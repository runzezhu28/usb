==> flow/design.v <==
module transaction #(
	 parameter       [7:0] EP00_MAXPACKETSIZE   = 8'd32,               
    parameter       [9:0] EP81_MAXPACKETSIZE   = 10'd32,              
    parameter       [9:0] EP82_MAXPACKETSIZE   = 10'd32,              
    parameter       [9:0] EP83_MAXPACKETSIZE   = 10'd32,              
    parameter       [9:0] EP84_MAXPACKETSIZE   = 10'd32,              
    parameter             EP81_ISOCHRONOUS  = 0,                   
    parameter             EP82_ISOCHRONOUS  = 0,                   
    parameter             EP83_ISOCHRONOUS  = 0,                   
    parameter             EP84_ISOCHRONOUS  = 0,                   
    parameter             EP01_ISOCHRONOUS  = 0,                   
    parameter             EP02_ISOCHRONOUS  = 0,                   
    parameter             EP03_ISOCHRONOUS  = 0,                   
    parameter             EP04_ISOCHRONOUS  = 0                    
) (
input 				 clk,
input 				 rst_n,
input [3:0]  		 rx_packet_pid,             
input [10:0] 		 rx_packet_addr,   
input [7:0]  		 rx_packet_byte,
input 		 		 rx_packet_byte_en,    
input 		    	 rx_packet_valid,	
input 		 		 rx_packet_fin,
output reg         rx_data_repetitive,   
output reg         rx_isochronous_data_wrong,  
output reg         tx_packet_start,  	     
output reg  [ 3:0] tx_packet_pid,  		
input  wire        tx_transaction_avail,    
output reg  [ 7:0] tx_packet_byte,          
output reg         tx_packet_not_finished,   
output reg 			 sot,             
output reg 		 	 sof,             
output reg  [63:0] ep00_setup_cmd,
output reg  [ 8:0] ep00_index,   
input  wire [ 7:0] ep00_resp,   
output reg  [ 7:0] ep01_data,
output reg         ep01_valid,
output reg  [ 7:0] ep02_data,
output reg         ep02_valid,
output reg  [ 7:0] ep03_data,
output reg         ep03_valid,
output reg  [ 7:0] ep04_data,
output reg         ep04_valid,
input  wire [ 7:0] ep81_data,      
input  wire        ep81_valid,
output wire        ep81_ready,
input  wire [ 7:0] ep82_data,
input  wire        ep82_valid,
output wire        ep82_ready,
input  wire [ 7:0] ep83_data,
input  wire        ep83_valid,
output wire        ep83_ready,
input  wire [ 7:0] ep84_data,
input  wire        ep84_valid,
output wire        ep84_ready
);
wire [3:0] rx_packet_endpoint;
assign rx_packet_endpoint = rx_packet_addr[10:7];
reg [3:0] endpoint; 
reg [7:0] ep00_data;
reg ep00_setup;
reg [15:0] ep00_total;  
reg ep00_data1;   
reg ep81_data1;
reg ep82_data1;
reg ep83_data1;
reg ep84_data1;
reg ep01_data1;
reg ep02_data1;
reg ep03_data1;
reg ep04_data1;
reg [9:0] tx_data_size;    
wire [4:0] out_ep_valid = {ep84_valid, ep83_valid, ep82_valid, ep81_valid, 1'b1};  
wire [7:0] out_ep_data [4:0];
assign out_ep_data[0] = ep00_data;
assign out_ep_data[1] = ep81_data;
assign out_ep_data[2] = ep82_data;
assign out_ep_data[3] = ep83_data;
assign out_ep_data[4] = ep84_data;
always@(posedge clk or negedge rst_n)
	if(~rst_n) begin
		endpoint   <= 0;
		ep00_setup <= 0;
		ep00_data1 <= 0;
		ep01_data1 <= 0;  
		ep02_data1 <= 0;
	   ep03_data1 <= 0;
		ep04_data1 <= 0;
		rx_data_repetitive <= 0;
		rx_isochronous_data_wrong <= 0;
		ep00_index <= 0;
		ep00_total <= 0;
		tx_data_size     <= 0;
	end
	else begin
		if(rx_packet_fin && rx_packet_valid)  begin   
			if (rx_packet_pid == 4'b1101) begin  
				endpoint   <= rx_packet_endpoint;
				if (rx_packet_endpoint == 0) begin
					ep00_setup <= 1'b1;
					ep00_data1 <= 1'b0;  
				end
			end
			else if (rx_packet_pid == 4'b0001) begin
				endpoint   <= rx_packet_endpoint;
				if (rx_packet_endpoint == 0) begin
					ep00_setup <= 1'b0;  
				end
			end
			else if (rx_packet_pid == 4'b1001) begin
				endpoint   <= rx_packet_endpoint;
				tx_packet_start <= 1'b1;
				tx_packet_pid <= 4'b1010;  
				if (rx_packet_endpoint == 0) begin
					ep00_setup <= 1'b0;  
					tx_packet_pid <= ep00_data1? 4'b1011: 4'b0011;  
					tx_data_size  <= 0;
					if (ep00_total >= {8'b0,EP00_MAXPACKETSIZE}) begin   
						tx_data_size <= {2'b0,EP00_MAXPACKETSIZE};   
						ep00_total <= ep00_total - {8'b0,EP00_MAXPACKETSIZE};
					end
					else begin
						tx_data_size <= {2'b0,ep00_total[7:0]};  
						ep00_total <= 0;
					end
				end 
				else if (rx_packet_endpoint == 4'd1) begin                                            
                    if (ep81_valid) begin                                                          
                        tx_packet_pid <= (ep81_data1 && !EP81_ISOCHRONOUS) ?4'b1011: 4'b0011;  
                        tx_data_size <= EP81_MAXPACKETSIZE;                                            
                    end                                                                         
				end
				else if (rx_packet_endpoint == 4'd2) begin                                            
                    if (ep82_valid) begin                                                          
                        tx_packet_pid <= (ep82_data1 && !EP81_ISOCHRONOUS) ?4'b1011: 4'b0011;  
                        tx_data_size <= EP82_MAXPACKETSIZE;                                             
                    end                                                                         
				end
				else if (rx_packet_endpoint == 4'd3) begin                                            
                    if (ep83_valid) begin                                                          
                        tx_packet_pid <= (ep83_data1 && !EP81_ISOCHRONOUS) ?4'b1011: 4'b0011;  
                        tx_data_size <= EP83_MAXPACKETSIZE;                                            
                    end                                                                         
				end
				else if (rx_packet_endpoint == 4'd4) begin                                            
                    if (ep84_valid) begin                                                          
                        tx_packet_pid <= (ep84_data1 && !EP81_ISOCHRONOUS) ?4'b1011: 4'b0011;  
                        tx_data_size <= EP84_MAXPACKETSIZE;                                            
                    end                                                                         
				end
			end
			else if (rx_packet_pid == 4'b0011 || rx_packet_pid == 4'b1011) begin
				tx_packet_start <= 1'b1;                                                                      
            tx_packet_pid <= 4'b0010;
				if (endpoint == 0) begin  
					ep00_total <= 0; 
					if (ep00_setup) begin   
						if (ep00_setup_cmd[7])      
                            ep00_total <= ep00_setup_cmd[63:48];  
                        ep00_index <= 0;  
					end
					if((ep00_data1 == 0 && rx_packet_pid == 4'b0011) || (ep00_data1 == 1 && rx_packet_pid == 4'b1011)) begin   
						ep00_data1 <= ~ep00_data1;
					end
					else begin
						rx_data_repetitive <= 1;  
					end
				end
				else if (endpoint == 4'd1) begin
					if(EP01_ISOCHRONOUS) begin  
						if(rx_packet_pid == 4'b0011) begin
							tx_packet_start <= 1'b0;  
						end
						else if(rx_packet_pid == 4'b1011) begin
							rx_isochronous_data_wrong <= 1;  
						end
					end
					else if((ep01_data1 == 0 && rx_packet_pid == 4'b0011) || (ep01_data1 == 1 && rx_packet_pid == 4'b1011)) begin   
						ep01_data1 <= ~ep01_data1;
					end
					else begin
						rx_data_repetitive <= 1;  
					end
				end
				else if (endpoint == 4'd2) begin
					if(EP02_ISOCHRONOUS) begin  
						if(rx_packet_pid == 4'b0011) begin
							tx_packet_start <= 1'b0;  
						end
						else if(rx_packet_pid == 4'b1011) begin
							rx_isochronous_data_wrong <= 1;  
						end
					end
					else if((ep02_data1 == 0 && rx_packet_pid == 4'b0011) || (ep02_data1 == 1 && rx_packet_pid == 4'b1011)) begin   
						ep02_data1 <= ~ep02_data1;
					end
					else begin
						rx_data_repetitive <= 1;  
					end
				end
				else if (endpoint == 4'd3 ) begin
					if(EP03_ISOCHRONOUS) begin  
						if(rx_packet_pid == 4'b0011) begin
							tx_packet_start <= 1'b0;  
						end
						else if(rx_packet_pid == 4'b1011) begin
							rx_isochronous_data_wrong <= 1;  
						end
					end
					else if((ep03_data1 == 0 && rx_packet_pid == 4'b0011) || (ep03_data1 == 1 && rx_packet_pid == 4'b1011)) begin   
						ep03_data1 <= ~ep03_data1;
					end
					else begin
						rx_data_repetitive <= 1;  
					end
				end
				else if (endpoint == 4'd4) begin
					if(EP04_ISOCHRONOUS) begin  
						if(rx_packet_pid == 4'b0011) begin
							tx_packet_start <= 1'b0;  
						end
						else if(rx_packet_pid == 4'b1011) begin
							rx_isochronous_data_wrong <= 1;  
						end
					end
					else if((ep04_data1 == 0 && rx_packet_pid == 4'b0011) || (ep04_data1 == 1 && rx_packet_pid == 4'b1011)) begin   
						ep04_data1 <= ~ep04_data1;
					end
					else begin
						rx_data_repetitive <= 1;  
					end
				end
			end
			else begin   
			end
		end
	end
always @ (posedge clk or negedge rst_n)
    if (~rst_n) begin
		  ep00_setup_cmd <=64'h0;
        ep01_data  <= 8'h0;
        ep01_valid <= 1'b0;
        ep02_data  <= 8'h0;
        ep02_valid <= 1'b0;
        ep03_data  <= 8'h0;
        ep03_valid <= 1'b0;
        ep04_data  <= 8'h0;
        ep04_valid <= 1'b0;
    end else begin
        ep01_data  <= 8'h0;
        ep01_valid <= 1'b0;
        ep02_data  <= 8'h0;
        ep02_valid <= 1'b0;
        ep03_data  <= 8'h0;
        ep03_valid <= 1'b0;
        ep04_data  <= 8'h0;
        ep04_valid <= 1'b0;
        if (rx_packet_byte_en) begin
            if (rx_packet_endpoint == 4'd0) begin                                         
                if(ep00_setup) begin
						ep00_setup_cmd <= {rx_packet_byte,ep00_setup_cmd[63:8]};                
					 end
            end else if (rx_packet_endpoint == 4'd1) begin                                
                ep01_data  <= rx_packet_byte;
                ep01_valid <= 1'b1;
            end else if (rx_packet_endpoint == 4'd2) begin                                
                ep02_data  <= rx_packet_byte;
                ep02_valid <= 1'b1;
            end else if (rx_packet_endpoint == 4'd3) begin                                
                ep03_data  <= rx_packet_byte;
                ep03_valid <= 1'b1;
            end else if (rx_packet_endpoint == 4'd4) begin                                
                ep04_data  <= rx_packet_byte;
                ep04_valid <= 1'b1;
            end
        end
    end
always@(posedge clk or negedge rst_n)
	if (!rst_n) begin
		sot <= 1'b0;
		sof <= 1'b0;
	end 
	else begin
		sot <= 1'b0;
		sof <= 1'b0;
		if(rx_packet_fin && rx_packet_valid)  begin 
			sot <= (rx_packet_endpoint == 0) ? (rx_packet_pid == 4'b1101) : (rx_packet_pid == 4'b1001 || rx_packet_pid == 4'b0001 ) ;  
			sof <= rx_packet_pid == 4'b0101;
		end
	end
endmodule
Reports on transaction
The steps from the RTL of transaction to its reports follow in flow order.
Lines are those of the file above, counted from 1.
Library cell names are shortened.
Not given: --
- top module: transaction
- clock input: clk
- library: sky130hd
- timing corner: tt_025C_1v80

Elaborated design
Source: Yosys, flattened and elaborated, memories not mapped. Widths are those after wreduce. Registers that Yosys merges into a memory's read port (data or address) are not register bits. Print and check cells do not count. Equal cells are merged and count once.
- $lt $le $gt $ge: 0
- reduce/logical cells at 36
- noted multiplexer cells: 80
- bitwise logic cells at 12
- noted eq/ne operators: 22
- shift-type cells: 0
- add/subtract/negate cells: 0
- noted multipliers: 0
- noted divide/modulo/power cells: 0
- operator list (operator ; count):
    8-bit 2-to-1 mux ; 18
    4-bit 2-to-1 mux ; 19
    1-bit 2-to-1 mux ; 43
    11-bit AND reduction ; 2
    4-bit by 2-bit == test with 1-bit output with constant B ; 5
    1-bit NOT ; 12
    4-bit by 1-bit == test with 1-bit output with constant B ; 3
    4-bit by 3-bit == test with 1-bit output with constant B ; 3
    4-bit == test with constant B ; 3
    1-bit logical AND ; 11
    10-bit AND reduction ; 1
    5-bit inequality test with constant B ; 2
    9-bit AND reduction ; 1
    2-bit inequality test with constant B ; 4
    2-bit nonzero test ; 4
    4-bit zero test ; 2
    8-bit AND reduction ; 1
    1-bit logical OR ; 7
    7-bit AND reduction ; 1
    3-bit AND reduction ; 2
    5-bit AND reduction ; 1
    5-bit nonzero test ; 1
    4-bit inequality test with constant B ; 1
    3-bit inequality test with constant B ; 1
    3-bit nonzero test ; 1
    2-bit AND reduction ; 1
- noted memory cells: 0
- word-level cells at 170
- noted RAM bits: 0
- input bits: 73
- noted memory bits (read-only): 0
- bits in latches at 0
- clocked read ports x word width: 0
- noted output and inout port bits: 131
- flip-flop bits (word level) at 117

Depth
Longest topological path by Yosys (ltp), each cell counted once; first at word level (registers and memories cut), then after technology mapping (sequential cells cut; the memories' decode and read muxes count).
- depth after elaboration at 9
- ABC_AREA: 0
- noted gate-level depth with buffers: 6
- depth with buffers taken out at 4

Mapped cells and area
The flow's flattened synthesis, as Yosys stat reports it; memories are mapped. The netlist is that of the ABC_AREA named above (0 if unset); the other value can give another one.
The area totals of this step are shown rounded.
- buffer cells: 38
- chip area (Yosys) at 4890 um2
- noted mapped cells: 320
- noted flip-flops: 115
- area of sequential cells: 2890 um2
- cells by type (cell ; count ; area in all (um2)):
    dfrtp_1 ; 113 ; 2.83E+03
    mux2_4 ; 60 ; 900.864
    buf_4 ; 26 ; 195.187
    and2_1 ; 31 ; 193.936
    buf_12 ; 7 ; 140.134
    mux2_1 ; 6 ; 67.565
    mux2_2 ; 6 ; 67.565
    edfxtp_1 ; 2 ; 60.058
    nor2_1 ; 9 ; 33.782
    a21oi_1 ; 6 ; 30.029
    mux2i_1 ; 3 ; 30.029
    nand3_1 ; 6 ; 30.029
    and3b_1 ; 3 ; 26.275
    xnor2_1 ; 3 ; 26.275
    nor4_4 ; 1 ; 21.27
    o21ai_0 ; 4 ; 20.019
    clkbuf_1 ; 4 ; 15.014
    inv_1 ; 4 ; 15.014
Other cell types: 20; their cells: 26.

Path before layout
Source: OpenSTA report_checks on the synthesized netlist (no wires, ideal clock, input and output delay 20% of the period each), path of least setup slack; recovery checks are left aside. Register names are those of the netlist, which keeps one name where synthesis merged equal registers.
- path kind: input -> register
- start point: input port rx_packet_addr[7]
- end point: register ep00_setup_cmd[10]
- path delay: 1.358 ns
- path slack: 0.489 ns
- noted external input delay: 0.462 ns
- stages: 6
- data required time: 2.185 ns
- noted arrival: 1.695 ns
- noted time at the first pin: 0.462 ns
- noted period: 2.31 ns
- noted library setup time: 0.125 ns
- noted path buffers: 3
- noted synthesis period reached: 1.821 ns
"path delay" = arrival - input delay + setup time.
"stages" counts driving pins, that of a launching flip-flop among them; a cell with two outputs on the path counts twice.
"synthesis period reached" is the clock period less the worst setup slack; recovery checks do not enter. This is arithmetic on one report: input and output delays are still those of the set period (20% each).
The rows between start and end are the longest chain of elaborated cells between them; the timing report does not say that the signal goes this way. Where chains are equally long, one stands for them.
Each line given opens the expression or statement behind the cell; cells for indexed reads and writes are added by Yosys, which also makes memories of some case tables.
- cell sequence: buf_6 nor4_4 and3_4 buf_12 buf_12 mux2_4
- length of the longest elaborated chain: 2
- noted elaborated cells between the ends (all ways): 2
- those cells by class: 2 x reduce/logical
- RTL lines, path after synthesis (what ; line ; text):
    start: declaration ; 19 ; input [10:0] rx_packet_addr,
    4-bit zero test ; 259 ; if (rx_packet_endpoint == 4'd0) begin
    3-bit AND reduction ; -- ;
    end: assignment ; 240 ; ep00_setup_cmd <=64'h0;
    end: assignment ; 261 ; ep00_setup_cmd <= {rx_packet_byte,ep00_setup_cmd[63:8]};
    end: declaration ; 33 ; output reg  [63:0] ep00_setup_cmd,

Worst path after layout
Path of least setup slack in the final report of entry A (OpenROAD, finished layout, wires in). Where an end is a register, its clock arrival counts in the times.
- path kind: register -> output
- start point: register ep00_setup_cmd[35]
- end point: output port ep00_setup_cmd[35]
- noted period: 1.99 ns
- noted path buffers: 1
- data required time: 1.59 ns
- noted arrival: 1.49 ns
- path slack: 0.10 ns
- noted time at the first pin: 0.50 ns
- output delay at 0.40 ns
- stages: 2
- cell sequence: dfrtp_1 clkdlybuf4s50_1
- length of the longest elaborated chain: 0
- noted elaborated cells between the ends (all ways): 0
- noted RTL lines with such cells: 0
- RTL lines, path post-layout (what ; line ; text):
    start: declaration ; 33 ; output reg  [63:0] ep00_setup_cmd,
    start: assignment ; 240 ; ep00_setup_cmd <=64'h0;
    start: assignment ; 261 ; ep00_setup_cmd <= {rx_packet_byte,ep00_setup_cmd[63:8]};
    end: declaration ; 33 ;

Appendix: measured runs

transaction through Yosys and OpenROAD on sky130hd: 2 stored runs, unordered, with their settings and measured results. The constraints put input and output delay at 20% of the set period each and load the outputs with 0.01 pF.
By "total power of the final layout" is meant OpenSTA's value without simulated activity: inputs other than the clock are taken to toggle once in ten clock periods, and the tool carries that through the logic.
The measured numbers are rounded.

Entry A
Settings were period_ns = 1.99; CORE_UTILIZATION = 61; CAP_MARGIN = 20; CORE_MARGIN = 2; SLEW_MARGIN = 20
- area of the standard cells in the finished layout at 6870 um2
- noted the area of the die: 8750 um2
- worst setup slack after layout at 0.099 ns
- noted the synthesis area: 4890 um2
- noted the total negative setup slack: 0.000 ns
- noted the total power of the final layout: 6020 µW
- noted the final utilization: 0.888

Entry B
Settings were period_ns = 2.29; CORE_UTILIZATION = 52; PLACE_DENSITY_LB_ADDON = 0.28; CORE_MARGIN = 3; CELL_PAD_IN_SITES_GLOBAL_PLACEMENT = 2; TNS_END_PERCENT = 10; ABC_AREA = 1; GPL_TIMING_DRIVEN = 1; SLEW_MARGIN = 5; MAX_ROUTING_LAYER = met5; CAP_MARGIN = 20
- not finished: placement ended with error FLW-0024
