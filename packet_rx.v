==> flow/design.v <==
module packet_rx(
input clk,
input rst_n,
input rx_start,  
input rx_finish,  
input rx_status,  
input rx_bit,
output reg [3:0] rx_packet_pid,
output reg [10:0] rx_packet_addr,
output reg [7:0] rx_packet_byte,   
output reg rx_packet_byte_en,      
output reg rx_packet_valid,	 
output reg rx_packet_fin           
);
function  [4:0] CRC5;  
    input [4:0] crc;
    input       inbit;
    reg         xorbit;
begin
    xorbit = crc[4] ^ inbit;
    CRC5   = {crc[3:0],1'b0} ^ {2'b0,xorbit,1'b0,xorbit};
end
endfunction
function  [15:0] CRC16;   
    input [15:0] crc;
    input        inbit;
    reg          xorbit;
begin
    xorbit = crc[15] ^ inbit;
    CRC16  = {crc[14:0],1'b0} ^ {xorbit,12'b0,xorbit,1'b0,xorbit};
end
endfunction
reg rx_packet_pid_valid;               
reg [23:0] rx_packet_data;   
reg [1:0]  rx_packet_byte_cnt;   
reg [2:0] rx_cnt;  
reg [4:0]  rx_crc_delay;  
reg [4:0] rx_crc5;
reg [15:0] rx_crc16;   
always@(posedge clk or negedge rst_n)
	if (!rst_n) begin
		rx_packet_pid  <= 4'b0;
		rx_packet_pid_valid <= 1'b0;
		rx_packet_addr <= 11'b0;
		rx_packet_byte <= 8'b0;
		rx_packet_byte_en <= 1'b0;
		rx_packet_valid  <= 1'b0;
		rx_packet_data <= 24'b0;
		rx_packet_byte_cnt <= 2'b0;
		rx_crc_delay <= 5'b0;
		rx_cnt <= 1'b0;
		rx_crc5    <= 5'h1F;
		rx_crc16   <= 16'hFFFF;
	end
	else begin
		rx_packet_byte_en <= 1'b0;
		if (rx_start) begin
			rx_packet_pid  <= 4'b0;
			rx_packet_pid_valid <= 1'b0;
			rx_packet_addr <= 11'b0;  
			rx_packet_byte <= 8'b0;   
			rx_packet_valid  <= 1'b0;
			rx_packet_data <= 24'b0;
			rx_packet_byte_cnt <= 2'b0;
			rx_crc_delay <= 5'b0;
			rx_cnt <= 1'b0;
			rx_crc5    <= 5'h1F;
			rx_crc16   <= 16'hFFFF;
		end
		else if (rx_status) begin
			rx_cnt <= rx_cnt + 1;
			rx_packet_data <= {rx_bit, rx_packet_data[23:1]};  
			if(rx_packet_byte_cnt != 2'b0) begin   
				if (rx_crc_delay >= 5'd5)    
					rx_crc5  <= CRC5(rx_crc5, rx_packet_data[19]);
            if (rx_crc_delay >= 5'd16)
               rx_crc16 <= CRC16(rx_crc16, rx_packet_data[8]);
            if (rx_crc_delay != 5'd31)
               rx_crc_delay <= rx_crc_delay + 5'd1;
			end
			if(rx_cnt == 7) begin   
				if(rx_packet_byte_cnt == 2'b0) begin   
					if({rx_bit,rx_packet_data[23:21]} == ~rx_packet_data[20:17]) begin   
						rx_packet_pid_valid <= 1'b1;
						rx_packet_pid <= rx_packet_data[20:17];
					end
				end
				if (rx_packet_byte_cnt == 2'd2 && rx_packet_pid_valid && rx_packet_pid[1:0] == 2'b01) begin  
						rx_packet_addr <= rx_packet_data[19:9];
				end
				if (rx_packet_byte_cnt == 2'd3 && rx_packet_pid_valid && rx_packet_pid[1:0] == 2'b11) begin  
					rx_packet_byte <= rx_packet_data[8:1];
					rx_packet_byte_en <= 1'b1;
				end
				if (rx_packet_byte_cnt != 2'd3) begin
					rx_packet_byte_cnt <= rx_packet_byte_cnt + 1;  
				end
			end 
		end
	end
always@(posedge clk or negedge rst_n)
	if(!rst_n) begin
		rx_packet_valid <= 1'b0;
		rx_packet_fin <= 1'b0;
	end
	else begin
		rx_packet_fin <= rx_finish;  
		case(rx_packet_pid[1:0])
			2'b00: rx_packet_valid <= 1'b0;  
			2'b01: rx_packet_valid <= rx_packet_pid_valid && (~{rx_crc5[0],rx_crc5[1],rx_crc5[2],rx_crc5[3],rx_crc5[4]} == rx_packet_data[23:19]);  
			2'b10: rx_packet_valid <= rx_packet_pid_valid;  
			2'b11: rx_packet_valid <= rx_packet_pid_valid && (~{rx_crc16[0],rx_crc16[1],rx_crc16[2],rx_crc16[3],rx_crc16[4],rx_crc16[5],rx_crc16[6],rx_crc16[7],rx_crc16[8],rx_crc16[9],rx_crc16[10],rx_crc16[11],rx_crc16[12],rx_crc16[13],rx_crc16[14],rx_crc16[15]} == rx_packet_data[23:8]); 
			default: rx_packet_valid <= 1'b0; 
		endcase
	end
endmodule
# [Tool chain data of packet_rx]
# What the tools print for packet_rx, step after step.
# Line numbers count from 1 in the design file above.
# Cell names lack the library's common part.
# The mark - stands for no value.
[setup] top_module="packet_rx" clock_port="clk" cell_library="sky130hd" corner="tt_025C_1v80"

# [Word-level counts]
# Yosys after proc, flatten, opt, wreduce and memory -nomap, before mapping. Memory bits, and registers merged into a memory's read port (data or address), are not among the register bits. Print and check cells are not counted. Equal cells are merged and count once.
[bits] reg_bits=55 inputBits=6 word_cells=65 out_inout_bits=26
[op_classes] muxes=30 reduce_logical=16 equal=7 addsub=2 bitwise=1
[ops] operator="24-bit 2-to-1 mux" count=2
[ops] operator="11-bit 2-to-1 mux" count=4
[ops] operator="8-bit 2-to-1 mux" count=4
[ops] operator="4-bit 2-to-1 mux" count=5
[ops] operator="2-bit nonzero test" count=7
[ops] operator="3-bit AND reduction" count=3
[ops] operator="1-bit 2-to-1 mux" count=9
[ops] operator="2-bit 2-to-1 mux" count=4
[ops] operator="2-bit == test with constant B" count=3
[ops] operator="3-bit 2-to-1 mux" count=2
[ops] operator="1-bit logical AND" count=4
[ops] operator="4-bit == test" count=1
[ops] operator="4-bit NOT" count=1
[ops] operator="4-bit AND reduction" count=1
[ops] operator="3-bit by 1-bit adder with 3-bit output with constant B" count=1
[ops] operator="3-bit == test with constant B" count=1
[ops] operator="2-bit by 1-bit adder with 2-bit output with constant B" count=1
[ops] operator="2-bit by 1-bit == test with 1-bit output with constant B" count=1
[ops] operator="2-bit inequality test with constant B" count=1
[ops] operator="2-bit logical NOT" count=1

# [Logic depth]
# Yosys ltp: most cells in a row. Word level: on the elaborated netlist, between registers, memories and ports. Mapped: between sequential cells and ports; inverters and the memories' decode and read muxes count.
[depth] ltp_word=7 abc_area=1 mapped_depth=8 ltp_nobuf=8

# [Mapped cells and area]
# The flow's flattened synthesis, as Yosys stat reports it; memories are mapped. The netlist is that of the ABC_AREA named above (0 if unset); the other value can give another one.
# The area totals of this step are shown rounded.
[mapped] mapped_area_um2=2330 mapped_cells=246 seq_area_um2=1350 ffs=54 buf_cells=11
[by_type] cell="dfrtp_1" count=54 area_total_um2=1.35E+03
[by_type] cell="nand2_1" count=65 area_total_um2=243.984
[by_type] cell="nand3_1" count=33 area_total_um2=165.158
[by_type] cell="o22ai_1" count=18 area_total_um2=112.608
[by_type] cell="inv_1" count=25 area_total_um2=93.84
[by_type] cell="ha_1" count=5 area_total_um2=62.56
[by_type] cell="o21ai_0" count=10 area_total_um2=50.048
[by_type] cell="nor2_1" count=11 area_total_um2=41.29
[by_type] cell="nor2_8" count=2 area_total_um2=40.038
[by_type] cell="buf_2" count=6 area_total_um2=30.029
[by_type] cell="nand3b_4" count=1 area_total_um2=20.019
[by_type] cell="nand3_4" count=1 area_total_um2=17.517
[by_type] cell="buf_4" count=2 area_total_um2=15.014
[by_type] cell="buf_6" count=1 area_total_um2=11.261
[by_type] cell="nand2_4" count=1 area_total_um2=11.261
[by_type] cell="nor2_4" count=1 area_total_um2=11.261
[by_type] cell="a21oi_1" count=2 area_total_um2=10.01
[by_type] cell="xor2_1" count=1 area_total_um2=8.758
# Other cell types: 6; their cells: 7.

# [Worst setup path after synthesis]
# Source: OpenSTA report_checks on the synthesized netlist (no wires, ideal clock, input and output delay 20% of the period each), path of least setup slack; recovery checks are left aside. Register names are those of the netlist, which keeps one name where synthesis merged equal registers.
[synth_timing] kind="register to register" startpoint="register rx_cnt[0]" endpoint="register rx_packet_addr[2]" path_buffers=1 t_arrival_ns=1.327 delay_ns=1.403 required_time_ns=2.204 path_stages=9 setup_ns=0.076 slack_ns=0.877 period_ns=2.28 t_first_pin_ns=0.000 synth_period_reached_ns=1.403
# "delay_ns" is the arrival time less input delay plus setup time.
# "path_stages" counts driving pins, that of a launching flip-flop among them; a cell with two outputs on the path counts twice.
# "synth_period_reached_ns" = period - worst setup slack (recovery checks aside). The figure is calculated, with input and output delays left at 20% of the set period.
# The rows between start and end are the longest chain of elaborated cells between them; the timing report does not say that the signal goes this way. Where chains are equally long, one stands for them.
# A line is the first line of the expression or statement that the cell stems from. Yosys adds cells for indexed reads and writes and turns some case tables into memories.
# A register here has more assigning lines than the two given.
[synth_between] cell_sequence="dfrtp_1 ha_1 ha_1 nand2_4 nor2_8 nand3b_4 buf_2 nand3_1 o21ai_1" elab_chain_len=4 cells_between=6 cone_lines=3 cone_classes="1 x eq/ne; 3 x mux; 2 x reduce/logical"
[synth_rtl] item="start: declaration" line_no=36 source="reg [2:0] rx_cnt;"
[synth_rtl] item="start: assignment" line_no=51 source="rx_cnt <= 1'b0;"
[synth_rtl] item="start: assignment" line_no=71 source="rx_cnt <= rx_cnt + 1;"
[synth_rtl] item="3-bit == test" line_no=81 source="if(rx_cnt == 7) begin"
[synth_rtl] item="11-bit 2-to-1 mux" line_no=81
[synth_rtl] item="11-bit 2-to-1 mux" line_no=70 source="else if (rx_status) begin"
[synth_rtl] item="11-bit 2-to-1 mux" line_no=57 source="if (rx_start) begin"
[synth_rtl] item="end: assignment" line_no=60 source="rx_packet_addr <= 11'b0;"
[synth_rtl] item="end: assignment" line_no=89 source="rx_packet_addr <= rx_packet_data[19:9];"
[synth_rtl] item="end: declaration" line_no=9 source="output reg [10:0] rx_packet_addr,"

# [Worst path after layout]
# Path of least setup slack in the final report of record 1 (OpenROAD, finished layout, wires in). Where an end is a register, its clock arrival counts in the times.
[layout_timing] kind="register to register" startpoint="register rx_cnt[1]" endpoint="register rx_packet_addr[8]" setup_ns=0.11 path_buffers=1 period_ns=1.44 required_time_ns=1.65 t_arrival_ns=1.73 t_first_pin_ns=0.32 slack_ns=-0.09 path_stages=9
# The rows between start and end are the longest chain of elaborated cells between them; the timing report does not say that the signal goes this way. Where chains are equally long, one stands for them.
# A register here has more assigning lines than the two given.
[layout_between] cell_sequence="dfrtp_1 ha_4 ha_4 nand2_4 nor2_8 nand3b_4 buf_6 nand3_2 nand2_1" elab_chain_len=4 cells_between=6 cone_lines=3 cone_classes="1 x eq/ne; 3 x mux; 2 x reduce/logical"
[layout_rtl] item="start: declaration" line_no=36 source="reg [2:0] rx_cnt;"
[layout_rtl] item="start: assignment" line_no=51 source="rx_cnt <= 1'b0;"
[layout_rtl] item="start: assignment" line_no=71 source="rx_cnt <= rx_cnt + 1;"
[layout_rtl] item="3-bit == test" line_no=81 source="if(rx_cnt == 7) begin"
[layout_rtl] item="11-bit 2-to-1 mux" line_no=81
[layout_rtl] item="11-bit 2-to-1 mux" line_no=70 source="else if (rx_status) begin"
[layout_rtl] item="11-bit 2-to-1 mux" line_no=57 source="if (rx_start) begin"
[layout_rtl] item="end: assignment" line_no=60 source="rx_packet_addr <= 11'b0;"
[layout_rtl] item="end: assignment" line_no=89 source="rx_packet_addr <= rx_packet_data[19:9];"
[layout_rtl] item="end: declaration" line_no=9 source="output reg [10:0] rx_packet_addr,"

==> runs of packet_rx <==
Flow measurements of packet_rx on sky130hd: 2 stored runs with different settings, listed in no order. Input and output delays are each 20% of the period that was set; the output load is 0.01 pF.
By "worst setup path time" is meant the share of the clock period that the worst setup path is allowed (20% is reserved at inputs, 20% at outputs), minus its slack. Clock arrival times at its registers enter into it.
Measured values are rounded.
[record 1] settings: period_ns=1.44, CORE_UTILIZATION=54, SETUP_SLACK_MARGIN=-0.02, PLACE_DENSITY=0.94, TNS_END_PERCENT=100, ABC_AREA=1, GPL_TIMING_DRIVEN=1, GPL_ROUTABILITY_DRIVEN=1, MAX_ROUTING_LAYER=met4, CAP_MARGIN=20, CORE_MARGIN=2, SLEW_MARGIN=20
[record 1] result: chip area after synthesis (Yosys) 2330 um^2, die area 4860 um^2, standard-cell area of the final layout 3050 um^2, utilization 0.745, worst setup slack after layout -0.087 ns, total negative slack -0.612 ns, worst setup path time 1.53 ns, worst setup path kind register to register
[record 2] settings: period_ns=2.06, CORE_UTILIZATION=27, CAP_MARGIN=20, CORE_MARGIN=2, SLEW_MARGIN=20
[record 2] result: chip area after synthesis (Yosys) 2350 um^2, die area 9450 um^2, standard-cell area of the final layout 2890 um^2, utilization 0.338, worst setup slack after layout 0.322 ns, total negative slack 0.000 ns, worst setup path time 1.74 ns, worst setup path kind register to register
