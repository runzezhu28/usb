==> flow/design.v <==
module bit_level(    
input wire clk,  
input wire rst_n,
input wire rx_dp,
input wire rx_dn,
output reg tx_dp,
output reg tx_dn,
output wire oe,   
output reg rx_start,  
output reg rx_finish,  
output reg rx_status,  
output reg rx_bit,  
output reg rx_error  
);
reg [4:0] dp = 5'b0;
reg [4:0] dn = 5'b0;
wire dpv;
wire dnv;
wire is_j;
wire is_k;
wire clk_fast;
wire clk_slow;
assign dpv = (dp[3] & dp[2]) | (dp[1] & dp[2]) | (dp[1] & dp[3]);  
assign dnv = (dn[3] & dn[2]) | (dn[1] & dn[2]) | (dn[1] & dn[3]);
assign is_j = dp[0] & (!dn[0]);
assign is_k = dn[0] & (!dp[0]);
assign clk_fast = ((dp[4] != dp[3])&&(dp[3] == dp[2])&&(dp[2] == dp[1])&&(dp[1] == dp[0]))||((dp[3] != dp[2])&&(dp[2] == dp[1])&&(dp[1] == dp[0]));
assign clk_slow = ((dp[4] == dp[3])&&(dp[3] == dp[2])&&(dp[2] == dp[1])&&(dp[1] != dp[0]))||((dp[4] == dp[3])&&(dp[3] == dp[2])&&(dp[2] == dp[1]));
localparam [8-1:0] SYNC_PATTERN = 8'b00101010;
localparam [3:0] J_WAIT = 4'd0;
localparam [3:0] IDLE = 4'd1;
localparam [3:0] SYNC = 4'd2;
localparam [3:0] DATA = 4'd3;
localparam [3:0] STUFF = 4'd4;
localparam [3:0] RX_DONE_1 = 4'd5;
localparam [3:0] RX_DONE_2 = 4'd6;
reg [3:0] state;
reg [5:0] wait_cnt = 6'b0;
reg [2:0] clk_cnt = 3'b0;
reg [3:0] sync_bit = 4'b0;
reg lastdpv = 1'b0;
reg [3:0] stuff_cnt = 4'b0;
always@(posedge clk or negedge rst_n) begin 
	if(!rst_n) begin
		dp <= 5'b0;
		dn <= 5'b0;
		lastdpv <= 1'b0;
	end
	else begin
		dp <= {dp[3:0],rx_dp};
		dn <= {dn[3:0],rx_dn};
		if (clk_cnt == 3'b0)
			lastdpv <= dpv;
	end
end
always@(posedge clk or negedge rst_n) begin
	if(!rst_n) begin
		wait_cnt <= 6'b0;
		clk_cnt <= 3'd4;
		sync_bit <= 4'd0;
		rx_start <= 1'b0;
		state <= J_WAIT;
		rx_finish <= 1'b0;
		rx_status <= 1'b0;
		rx_bit <= 1'b0;
		rx_error <= 1'b0;
		stuff_cnt <= 4'b0;
	end
	else begin
		rx_start <= 1'b0;
		rx_finish <=1'b0;
		rx_status <= 1'b0;
		clk_cnt   <=  (clk_cnt == 0) ? 3'd4 : (clk_cnt - 1);
		case(state)
			J_WAIT: begin
				rx_error <= 1'b0;
				if(!is_j) 
					wait_cnt <= 6'b0;
				else if (wait_cnt < 6'd17)   
					wait_cnt <= wait_cnt + 1'b1;
				else begin
					wait_cnt <= 6'b0;
					state <= IDLE;
				end			
			end
			IDLE: begin
				if(is_j) 
					state <= IDLE;
				else if (is_k) begin
					clk_cnt <= 3'd3;   
					state <= SYNC;
				end
				else
					state <= J_WAIT;  
			end
			SYNC: begin
				if (clk_cnt == 0) begin
					if (sync_bit <= 7) begin  
						if(dpv == SYNC_PATTERN[sync_bit] && dnv != SYNC_PATTERN[sync_bit]) begin
							if(sync_bit == 7) begin   
								state <= DATA;
								clk_cnt <= 3'd4;
								sync_bit <= 4'b0;
								rx_start <= 1'b1;
								stuff_cnt <= 4'b0;
							end
							else begin
								sync_bit <= sync_bit + 1;
								clk_cnt <= 3'd4;
							end
						end
						else begin
							sync_bit <= 4'd0;
							clk_cnt <= 3'd4;
							state   <= J_WAIT;
						end
					end
				end
			end
			DATA: begin	
				if(clk_cnt == 0) begin
					if(clk_fast) clk_cnt <= 3'd5;
					else if(clk_slow) clk_cnt <= 3'd3;
					else clk_cnt <= 3'd4;	
					if (dpv == 1 && dnv == 1) begin  
						state <= J_WAIT;
						rx_error <= 1'b1;
					end
					else if (dpv == 0 && dnv == 0 ) begin  
						state <= RX_DONE_1;
						stuff_cnt <= 4'b0;
					end
					else if(dpv == lastdpv) begin
						stuff_cnt <= stuff_cnt + 1;
						if(stuff_cnt == 4'd6-1 )  
							state <= STUFF;
						else begin   
							rx_bit <= 1'b1;
							rx_status <= 1'b1;
						end
					end
					else begin  
						rx_bit <= 1'b0;
						rx_status <= 1'b1;
					end
				end	
			end
			STUFF: begin
				if(clk_cnt == 0) begin
					if (dpv == lastdpv) begin  
						state <= J_WAIT;
						rx_error <= 1'b1;
					end
					else begin  
						state <= DATA;
						stuff_cnt <= 4'b0;
						rx_status <= 1'b0;
					end
				end
			end
			RX_DONE_1: begin
				if(clk_cnt == 0) begin
					if(dpv == 0 && dnv == 0)
						state <= RX_DONE_2;
					else begin
						state <= J_WAIT;
						rx_error <= 1'b1;
					end
				end
			end
			RX_DONE_2: begin
				if(clk_cnt == 0) begin
					if(dpv == 1 && dnv == 0) begin
						state <= J_WAIT;
						rx_finish <= 1'b1;
					end
					else begin
						state <= J_WAIT;
						rx_error <= 1'b1;
					end
				end
			end
			default: begin
				state <= J_WAIT;
			end
		endcase
	end
end
endmodule
* Reports on bit_level *
The steps from the RTL of bit_level to its reports follow in flow order.
Lines are those of the file above, counted from 1.
Library cell names are shortened.
A cell with - has no value.

set-up
  top module = bit_level
  clock port = clk
  cell library = sky130hd
  timing corner = tt_025C_1v80

* After elaboration *
Yosys after proc, flatten, opt, wreduce and memory -nomap, before mapping. Memory bits, and registers merged into a memory's read port (data or address), are not among the register bits. Print and check cells are not counted. Equal cells are merged and count once.

word-level totals
  register bits after elaboration = 36
  output and inout bits = 8
  cells after elaboration = 168

cells by class
  add/sub/neg operators = 4
  $lt $le $gt $ge = 2
  equality and inequality tests = 39
  shifts and indexed selects = 1
  muxes and demuxes = 68
  bitwise gates (word level) = 16
  reduce/logical cells = 25

operator list
  cell                                           count
  2-to-1 mux 4 bit                               26
  inequality test 2 bit with constant B          17
  case mux 4 bit (select 7 bit)                  1
  2-to-1 mux 3 bit                               9
  2-to-1 mux 1 bit                               24
  equality test 4 x 3 -> 1 bit with constant B   5
  logical AND 1 bit                              12
  case mux 4 bit (select 3 bit)                  1
  2-to-1 mux 6 bit                               2
  AND reduction 11 bit                           1
  AND reduction 10 bit                           1
  AND reduction 9 bit                            1
  case mux 3 bit (select 3 bit)                  1
  AND 1 bit                                      8
  adder 4 x 1 -> 4 bit with constant B           2
  equality test 4 x 2 -> 1 bit with constant B   2
  inequality test 4 bit with constant B          2
  indexed select 8 x 4 -> 1 bit with constant A  1
  equality test 1 bit                            6
  inequality test 3 bit with constant B          2
  adder 6 x 1 -> 6 bit with constant B           1
  < comparator 6 x 5 -> 1 bit with constant B    1
  2-to-1 mux 2 bit                               3
  AND reduction 5 bit                            1
  nonzero test 5 bit                             1
  case mux 1 bit (select 5 bit)                  1
  inequality test 1 bit                          4
  bitwise OR 1 bit                               4

Not listed: further kinds 10, cells in them 15.

* Longest topological paths *
Longest topological path by Yosys (ltp), each cell counted once; first at word level (registers and memories cut), then after technology mapping (sequential cells cut; the memories' decode and read muxes count).

logic depth
  depth after elaboration = 9
  ABC_AREA = 0
  mapped depth = 9
  gate-level depth less buffers = 9

* After synthesis *
The flow's flattened synthesis, as Yosys stat reports it; memories are mapped. The netlist is that of the ABC_AREA named above (0 if unset); the other value can give another one.

synthesis totals
  cells in the netlist = 201
  chip area (Yosys) = 2059.5 µm²
  sequential part of the area = 978.4 µm²
  mapped flip-flops = 39

cells by type
  type       count  total area (µm²)
  dfrtp_1    37     925.888
  ha_1       14     175.168
  a21oi_1    15     75.072
  nand2_1    20     75.072
  inv_1      16     60.058
  dfstp_2    2      52.55
  o31ai_1    7      52.55
  o21ai_0    10     50.048
  a211o_1    4      35.034
  nand2b_1   5      31.28
  o22ai_1    5      31.28
  nor2_1     8      30.029
  a221oi_4   1      26.275
  buf_4      3      22.522
  a211oi_4   1      20.019
  mux2i_1    2      20.019
  nor2b_1    3      18.768
  a2111oi_0  2      17.517

Not listed: further types 32, cells in them 46.

* Worst setup path after synthesis *
Source: OpenSTA report_checks on the synthesized netlist (no wires, ideal clock, input and output delay 20% of the period each), path of least setup slack; recovery checks are left aside. Register names are those of the netlist, which keeps one name where synthesis merged equal registers.

timing path after synthesis
  kind = register to register
  start = register dp[3]
  end = register stuff_cnt[2]
  clock period = 4980 ps
  library setup time = 65 ps
  arrival = 2315 ps
  path slack = 2600 ps
  delay of the path = 2380 ps
  stages = 9
  buffers on the path = 0
  period reached after synthesis = 2380 ps

"delay of the path" = arrival - input delay + setup time.
"stages" counts driving pins, that of a launching flip-flop among them; a cell with two outputs on the path counts twice.
"period reached after synthesis" = period - worst setup slack (recovery checks aside). The figure is calculated, with input and output delays left at 20% of the set period.
Between the ends stands the longest chain of elaborated cells between them, by number of cells; it is not shown to be the way that was timed. Of several equally long chains one is given.
Each line given opens the expression or statement behind the cell; cells for indexed reads and writes are added by Yosys, which also makes memories of some case tables.
At most two assigning lines are given for a register; there are more.

on the way, after synthesis
  path through = dfrtp_1 -> ha_1 -> a211oi_4 -> inv_1 -> ha_1 -> a221oi_4 -> nand4_2 -> a2111oi_0 -> a211o_1
  length of the longest elaborated chain = 9
  elaborated cells between the ends (all ways) = 25
  those cells by class = eq/ne (6); mux (10); logic (5); reduce/logical (4)

ends and longest elaborated chain, after synthesis
  element                        line  text
  from (decl)                    15    reg [4:0] dp = 5'b0;
  from (assign)                  45    dp <= 5'b0;
  from (assign)                  50    dp <= {dp[3:0],rx_dp};
  AND 1 bit                      23    assign dpv = (dp[3] & dp[2]) | (dp[1] & dp[2]) | (dp[1] & dp[3]);
  bitwise OR 1 bit (2 in a row)  23
  equality test 1 bit            133   else if(dpv == lastdpv) begin
  2-to-1 mux 4 bit               133
  2-to-1 mux 4 bit               129   else if (dpv == 0 && dnv == 0 ) begin
  2-to-1 mux 4 bit               125   if (dpv == 1 && dnv == 1) begin
  2-to-1 mux 4 bit               121   if(clk_cnt == 0) begin
  case mux 4 bit (select 3 bit)  74    case(state)
  to (assign)                    67    stuff_cnt <= 4'b0;
  to (assign)                    134   stuff_cnt <= stuff_cnt + 1;
  to (decl)                      42    reg [3:0] stuff_cnt = 4'b0;

* Worst path after layout *
From the final timing report of run A: the path of least setup slack in the routed layout; clock arrival at registers is part of the times.
The report prints the path's times to 10 ps; the period is as set.

timing path after layout
  kind = register to register
  start = register dp[3]
  end = register stuff_cnt[2]
  clock period = 3930 ps
  library setup time = 50 ps
  arrival = 2840 ps
  path slack = 1320 ps
  stages = 9
  buffers on the path = 0

Between the ends stands the longest chain of elaborated cells between them, by number of cells; it is not shown to be the way that was timed. Of several equally long chains one is given.
At most two assigning lines are given for a register; there are more.

on the way, after layout
  path through = dfrtp_1 -> ha_1 -> a211oi_4 -> inv_1 -> ha_1 -> a221oi_4 -> nand4_2 -> a2111oi_0 -> a211o_1
  length of the longest elaborated chain = 9
  elaborated cells between the ends (all ways) = 25
  those cells by class = eq/ne (6); mux (10); logic (5); reduce/logical (4)

ends and longest elaborated chain, after layout
  element                        line  text
  from (decl)                    15    reg [4:0] dp = 5'b0;
  from (assign)                  45    dp <= 5'b0;
  from (assign)                  50    dp <= {dp[3:0],rx_dp};
  AND 1 bit                      23    assign dpv = (dp[3] & dp[2]) | (dp[1] & dp[2]) | (dp[1] & dp[3]);
  bitwise OR 1 bit (2 in a row)  23
  equality test 1 bit            133   else if(dpv == lastdpv) begin
  2-to-1 mux 4 bit               133
  2-to-1 mux 4 bit               129   else if (dpv == 0 && dnv == 0 ) begin
  2-to-1 mux 4 bit               125   if (dpv == 1 && dnv == 1) begin
  2-to-1 mux 4 bit               121   if(clk_cnt == 0) begin
  case mux 4 bit (select 3 bit)  74    case(state)
  to (assign)                    67    stuff_cnt <= 4'b0;
  to (assign)                    134   stuff_cnt <= stuff_cnt + 1;
  to (decl)                      42    reg [3:0] stuff_cnt = 4'b0;

2 stored runs of bit_level in the flow (synthesis by Yosys, layout by OpenROAD, sky130hd cells), in arbitrary order. Constraints: input delay and output delay 20% of the set period each, output load 0.01 pF.
"reached clock period" is the run's clock period less its worst setup slack. It is reckoned from that one timing run; input and output delays stay at 20% of the period that was set.
"time used up by the worst setup path": the worst setup path's part of the clock period (all of it between registers, 20% less for each end at a port) less its slack. A launch clock that arrives late makes it longer, a capture clock that arrives late makes it shorter.
"total power after layout" rests on the timing tool's default activity at the inputs, not on a simulated workload.
"time used up by the worst setup path" is known to 10 ps.
Settings: -- = not set for that run.

item                                       run A                 run B
period_ns                                  3.93                  2.8
CAP_MARGIN                                 20                    20
CORE_MARGIN                                2                     8
CORE_UTILIZATION                           40                    56
SLEW_MARGIN                                20                    20
PLACE_DENSITY_LB_ADDON                     --                    0.17
CELL_PAD_IN_SITES_DETAIL_PLACEMENT         --                    0
GPL_TIMING_DRIVEN                          --                    0
GPL_ROUTABILITY_DRIVEN                     --                    0
std-cell area (final layout) (µm²)         2265.9                2384.8
reached clock period (ps)                  2610                  2556
final design utilization                   0.449                 0.661
sum of negative setup slack (ps)           0                     0
netlist area reported by Yosys (µm²)       2059.5                2059.5
total power after layout (uW)              709.4                 1207
lowest setup slack (ps)                    1320                  244
time used up by the worst setup path (ps)  2610                  2560
type of the worst setup path               register to register  register to register
die size (µm²)                             5738.8                5874.5
